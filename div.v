==> flow/design.v <==
module div(
  input        clock,
  input        reset,
  input  [9:0] io_dividend,
  input  [9:0] io_divisor,
  output [9:0] io_divout,
  output [9:0] io_remain,
  output       io_div_done
);
  reg [19:0] dividend_temp;  
  reg [19:0] divisor_temp;  
  reg [4:0] cnt;  
  wire  comp = dividend_temp[19:10] >= divisor_temp[19:10];  
  wire [19:0] _temp_T_2 = dividend_temp - divisor_temp;  
  wire [19:0] _temp_T_4 = _temp_T_2 + 20'h1;  
  wire [20:0] _temp_T_5 = {_temp_T_4, 1'h0};  
  wire [20:0] _temp_T_6 = {dividend_temp, 1'h0};  
  wire [20:0] _temp_T_7 = comp ? _temp_T_5 : _temp_T_6;  
  wire [19:0] _divisor_temp_T = {io_divisor, 10'h0};  
  wire [4:0] _cnt_T_1 = cnt + 5'h1;  
  wire [19:0] temp = _temp_T_7[19:0];
  wire  r_out_0 = dividend_temp[10];  
  wire  d_out_0 = dividend_temp[0];  
  wire  r_out_1 = dividend_temp[11];  
  wire  d_out_1 = dividend_temp[1];  
  wire  r_out_2 = dividend_temp[12];  
  wire  d_out_2 = dividend_temp[2];  
  wire  r_out_3 = dividend_temp[13];  
  wire  d_out_3 = dividend_temp[3];  
  wire  r_out_4 = dividend_temp[14];  
  wire  d_out_4 = dividend_temp[4];  
  wire  r_out_5 = dividend_temp[15];  
  wire  d_out_5 = dividend_temp[5];  
  wire  r_out_6 = dividend_temp[16];  
  wire  d_out_6 = dividend_temp[6];  
  wire  r_out_7 = dividend_temp[17];  
  wire  d_out_7 = dividend_temp[7];  
  wire  r_out_8 = dividend_temp[18];  
  wire  d_out_8 = dividend_temp[8];  
  wire  r_out_9 = dividend_temp[19];  
  wire  d_out_9 = dividend_temp[9];  
  wire [4:0] io_remain_lo = {r_out_4,r_out_3,r_out_2,r_out_1,r_out_0};  
  wire [4:0] io_remain_hi = {r_out_9,r_out_8,r_out_7,r_out_6,r_out_5};  
  wire [4:0] io_divout_lo = {d_out_4,d_out_3,d_out_2,d_out_1,d_out_0};  
  wire [4:0] io_divout_hi = {d_out_9,d_out_8,d_out_7,d_out_6,d_out_5};  
  assign io_divout = {io_divout_hi,io_divout_lo};  
  assign io_remain = {io_remain_hi,io_remain_lo};  
  assign io_div_done = cnt == 5'hb;  
  always @(posedge clock) begin
    if (reset) begin  
      dividend_temp <= 20'h0;  
    end else if (cnt == 5'h0) begin  
      dividend_temp <= {{10'd0}, io_dividend};  
    end else if (cnt != 5'hc) begin  
      dividend_temp <= temp;  
    end
    if (reset) begin  
      divisor_temp <= 20'h0;  
    end else if (cnt == 5'h0) begin  
      divisor_temp <= _divisor_temp_T;  
    end
    if (reset) begin  
      cnt <= 5'h0;  
    end else if (cnt == 5'h0) begin  
      cnt <= _cnt_T_1;  
    end else if (cnt != 5'hc) begin  
      cnt <= _cnt_T_1;  
    end else begin
      cnt <= 5'h0;  
    end
  end
endmodule
Step by step through the tools: div
Tool output for the design above, in the order of the flow.
Line numbers count from 1 in the design file above.
The mark n/a stands for no value.

design
  top module = div
  clock input = clock
  standard-cell library = sky130hd
  library corner = tt_025C_1v80

Elaborated design
Source: Yosys, flattened and elaborated, memories not mapped. Widths are those after wreduce. Registers that Yosys merges into a memory's read port (data or address) are not register bits. Print and check cells do not count. Equal cells are merged and count once.

operators by class
  add/sub/neg operators = 3
  order comparisons = 1
  equality and inequality tests = 2
  multiplexer cells = 5
  reduce/logical cells = 3

operator list
  kind                                            count
  two-way mux 20 bit                              1
  two-way mux 10 bit                              2
  adder 19 x 1 -> 19 bit with constant B          1
  subtractor 19 bit                               1
  >= comparator 10 bit                            1
  two-way mux 5 bit                               2
  adder 5 x 1 -> 5 bit with constant B            1
  == test 5 x 4 -> 1 bit with constant B          1
  inequality test 5 x 4 -> 1 bit with constant B  1
  zero test 5 bit                                 1
  nonzero test 2 bit                              1
  OR reduction 2 bit                              1

storage and ports
  register bits = 35
  input bits = 22
  output and inout port bits = 21
  elaborated cells = 18

Depth
Yosys ltp: most cells in a row. Word level: on the elaborated netlist, between registers, memories and ports. Mapped: between sequential cells and ports; inverters and the memories' decode and read muxes count.

depth
  depth in word-level cells = 5
  ABC_AREA = 0
  gate-level depth with buffers = 12
  mapped depth without buffers = 10

After synthesis
Source: synth_stat.txt of the flow (Yosys; design flattened, memories mapped). It holds for the ABC_AREA given above (unset counts as 0); a run with the other value may have another netlist.
Totals and module areas in this step are rounded.

cells by type
  cell type                  count  area in all (µm²)
  sky130_fd_sc_hd__dfxtp_1   35     700.672
  sky130_fd_sc_hd__ha_1      31     387.872
  sky130_fd_sc_hd__a21oi_1   34     170.163
  sky130_fd_sc_hd__nand2_1   43     161.405
  sky130_fd_sc_hd__buf_4     20     150.144
  sky130_fd_sc_hd__xnor2_1   11     96.342
  sky130_fd_sc_hd__inv_1     25     93.84
  sky130_fd_sc_hd__xor2_1    7      61.309
  sky130_fd_sc_hd__fa_1      3      60.058
  sky130_fd_sc_hd__nor2_1    16     60.058
  sky130_fd_sc_hd__o21ai_0   12     60.058
  sky130_fd_sc_hd__clkbuf_8  4      55.053
  sky130_fd_sc_hd__and3_1    8      50.048
  sky130_fd_sc_hd__a211oi_1  6      45.043
  sky130_fd_sc_hd__a21o_1    6      45.043
  sky130_fd_sc_hd__nand3_1   9      45.043
  sky130_fd_sc_hd__clkbuf_1  10     37.536
  sky130_fd_sc_hd__o211ai_1  5      37.536

Other cell types: 40; their cells: 63.

synthesis totals
  cells in the netlist = 348
  mapped area = 2800 µm²
  sequential part of the area = 700 µm²
  flip-flops = 35
  buffers = 36

Timing after synthesis
OpenSTA on the mapped netlist: ideal clock, no wires. The path of least setup slack (recovery checks aside). Input and output delay are each 20% of the period. Register names are those of the netlist, which keeps one name where synthesis merged equal registers.

timing after synthesis
  path kind = reg2reg
  start point = reg divisor_temp[10]
  end point = reg dividend_temp[18]
  clock period = 3.19 ns
  setup time = 0.074 ns
  launch time at the first pin = 0.000 ns
  arrival = 2.458 ns
  required time = 3.116 ns
  path slack = 0.658 ns
  delay of the path = 2.532 ns
  stages on the path = 11
  path buffers = 0
  synthesis period reached = 2.532 ns

"delay of the path" = arrival - input delay + setup time.
"stages on the path" counts driving pins, that of a launching flip-flop among them; a cell with two outputs on the path counts twice.
"synthesis period reached" = period - worst setup slack (recovery checks aside). The figure is calculated, with input and output delays left at 20% of the set period.
Between the ends stands the longest chain of elaborated cells between them, by number of cells; it is not shown to be the way that was timed. Of several equally long chains one is given.
A line is the first line of the expression or statement that the cell stems from. Yosys adds cells for indexed reads and writes and turns some case tables into memories.
A register here has more assigning lines than the two given.

on the way, after synthesis
  cell sequence = sky130_fd_sc_hd__dfxtp_1 > sky130_fd_sc_hd__inv_1 > sky130_fd_sc_hd__ha_1 > sky130_fd_sc_hd__ha_1 > sky130_fd_sc_hd__a21o_1 > sky130_fd_sc_hd__maj3_1 > sky130_fd_sc_hd__a21oi_1 > sky130_fd_sc_hd__o21ai_2 > sky130_fd_sc_hd__a32oi_1 > sky130_fd_sc_hd__mux2_2 > sky130_fd_sc_hd__a31oi_1
  cells in the longest elaborated chain = 3
  elaborated cells on any way between the ends = 4
  source lines of those cells = 4
  those cells by class = add/sub (2); compare (1); mux (1)

RTL lines, path after synthesis
  item                    RTL line  RTL
  from (decl)             11        reg [19:0] divisor_temp;
  from (assign)           58        divisor_temp <= 20'h0;
  from (assign)           60        divisor_temp <= _divisor_temp_T;
  subtractor 19 bit       14        wire [19:0] _temp_T_2 = dividend_temp - divisor_temp;
  adder 19 x 1 -> 19 bit  15        wire [19:0] _temp_T_4 = _temp_T_2 + 20'h1;
  two-way mux 20 bit      18        wire [20:0] _temp_T_7 = comp ? _temp_T_5 : _temp_T_6;
  to (assign)             53        dividend_temp <= {{10'd0}, io_dividend};
  to (assign)             55        dividend_temp <= temp;
  to (decl)               10        reg [19:0] dividend_temp;

Path in the finished layout
Path of least setup slack in the final report of stored run 1 (OpenROAD, finished layout, wires in). Where an end is a register, its clock arrival counts in the times.

timing after layout
  path kind = reg2reg
  start point = reg dividend_temp[8]
  end point = reg dividend_temp[18]
  clock period = 2.89 ns
  setup time = 0.06 ns
  launch time at the first pin = 0.30 ns
  arrival = 2.67 ns
  required time = 3.12 ns
  path slack = 0.45 ns
  stages on the path = 9
  path buffers = 0

Between the ends stands the longest chain of elaborated cells between them, by number of cells; it is not shown to be the way that was timed. Of several equally long chains one is given.
A register here has more assigning lines than the two given.

on the way, after layout
  cell sequence = sky130_fd_sc_hd__dfxtp_1 > sky130_fd_sc_hd__inv_1 > sky130_fd_sc_hd__ha_1 > sky130_fd_sc_hd__a2111o_1 > sky130_fd_sc_hd__o21ai_2 > sky130_fd_sc_hd__o21ai_2 > sky130_fd_sc_hd__a32oi_1 > sky130_fd_sc_hd__mux2_2 > sky130_fd_sc_hd__a31oi_1
  cells in the longest elaborated chain = 3
  elaborated cells on any way between the ends = 3
  source lines of those cells = 3
  those cells by class = add/sub (2); mux (1)

RTL lines, path after layout
  item                    RTL line  RTL
  from (decl)             10        reg [19:0] dividend_temp;
  from (assign)           53        dividend_temp <= {{10'd0}, io_dividend};
  from (assign)           55        dividend_temp <= temp;
  subtractor 19 bit       14        wire [19:0] _temp_T_2 = dividend_temp - divisor_temp;
  adder 19 x 1 -> 19 bit  15        wire [19:0] _temp_T_4 = _temp_T_2 + 20'h1;
  two-way mux 20 bit      18        wire [20:0] _temp_T_7 = comp ? _temp_T_5 : _temp_T_6;
  to (assign)             53
  to (assign)             55
  to (decl)               10

Memo
Re: implementation data of div

Top module div; platform sky130hd; tools Yosys and OpenROAD; 2 stored runs in no particular order. Input and output delays are each 20% of the period that was set; the output load is 0.01 pF.
"achieved clock period": clock period set for the run, less the worst setup slack. It is reckoned from that one timing run; input and output delays stay at 20% of the period that was set.
"power" is the tool's figure for a default switching activity; nothing was simulated.
Values from the reports are rounded here.

Stored run 1
==> flow/run.sh <==
#!/bin/bash
# the make line also repeats the synthesis and layout settings of config.mk as NAME=value (left out here)
make -C /OpenROAD-flow-scripts/flow DESIGN_CONFIG=/design/flow/config.mk WORK_HOME=/design/flow/orfs CLKGATE_MAP_FILE= finish
==> flow/config.mk <==
export PLATFORM = sky130hd
export DESIGN_NAME = div
export DESIGN_NICKNAME = div
export VERILOG_FILES = /design/flow/design.v
export SDC_FILE = /design/flow/constraint.sdc
export NUM_CORES = 4
export LEC_CHECK = 0
export ABC_AREA = 0
export CAP_MARGIN = 40
export CELL_PAD_IN_SITES_GLOBAL_PLACEMENT = 1
export CORE_ASPECT_RATIO = 0.73
export CORE_MARGIN = 2
export CORE_UTILIZATION = 60
export CTS_CLUSTER_DIAMETER = 356
export GPL_ROUTABILITY_DRIVEN = 1
export GPL_TIMING_DRIVEN = 1
export MAX_ROUTING_LAYER = met4
export MIN_ROUTING_LAYER = met2
export PLACE_DENSITY = 0.79
export SETUP_SLACK_MARGIN = 0.41
export SLEW_MARGIN = 20
==> flow/constraint.sdc <==
create_clock -name core_clock -period 2.89 [get_ports {clock}]
set_input_delay 0.5780 -clock core_clock [delete_from_list [all_inputs] [get_ports {clock}]]
set_output_delay 0.5780 -clock core_clock [all_outputs]
set_load 0.01 [all_outputs]

==> results of stored run 1 <==
chip area after synthesis (Yosys): 2800 µm²
die area: 5300 µm²
standard-cell area of the final layout: 3400 µm²
utilization: 0.75
worst setup slack after layout: 0.45 ns
total negative slack: 0.000 ns
power: 4.6 mW
achieved clock period: 2.439 ns

Stored run 2
==> flow/run.sh <==
#!/bin/bash
# the make line also repeats the synthesis and layout settings of config.mk as NAME=value (left out here)
make -C /OpenROAD-flow-scripts/flow DESIGN_CONFIG=/design/flow/config.mk WORK_HOME=/design/flow/orfs CLKGATE_MAP_FILE= finish
==> flow/config.mk <==
export PLATFORM = sky130hd
export DESIGN_NAME = div
export DESIGN_NICKNAME = div
export VERILOG_FILES = /design/flow/design.v
export SDC_FILE = /design/flow/constraint.sdc
export NUM_CORES = 4
export LEC_CHECK = 0
export ABC_AREA = 1
export CAP_MARGIN = 20
export CELL_PAD_IN_SITES_DETAIL_PLACEMENT = 2
export CORE_MARGIN = 2
export CORE_UTILIZATION = 70
export CTS_CLUSTER_SIZE = 75
export GPL_TIMING_DRIVEN = 1
export HOLD_SLACK_MARGIN = 0.01
export MIN_ROUTING_LAYER = met1
export PLACE_DENSITY_LB_ADDON = 0.24
export SLEW_MARGIN = 25
==> flow/constraint.sdc <==
create_clock -name core_clock -period 3.7 [get_ports {clock}]
set_input_delay 0.7400 -clock core_clock [delete_from_list [all_inputs] [get_ports {clock}]]
set_output_delay 0.7400 -clock core_clock [all_outputs]
set_load 0.01 [all_outputs]

==> results of stored run 2 <==
did not finish, placement stopped with DPL-0033
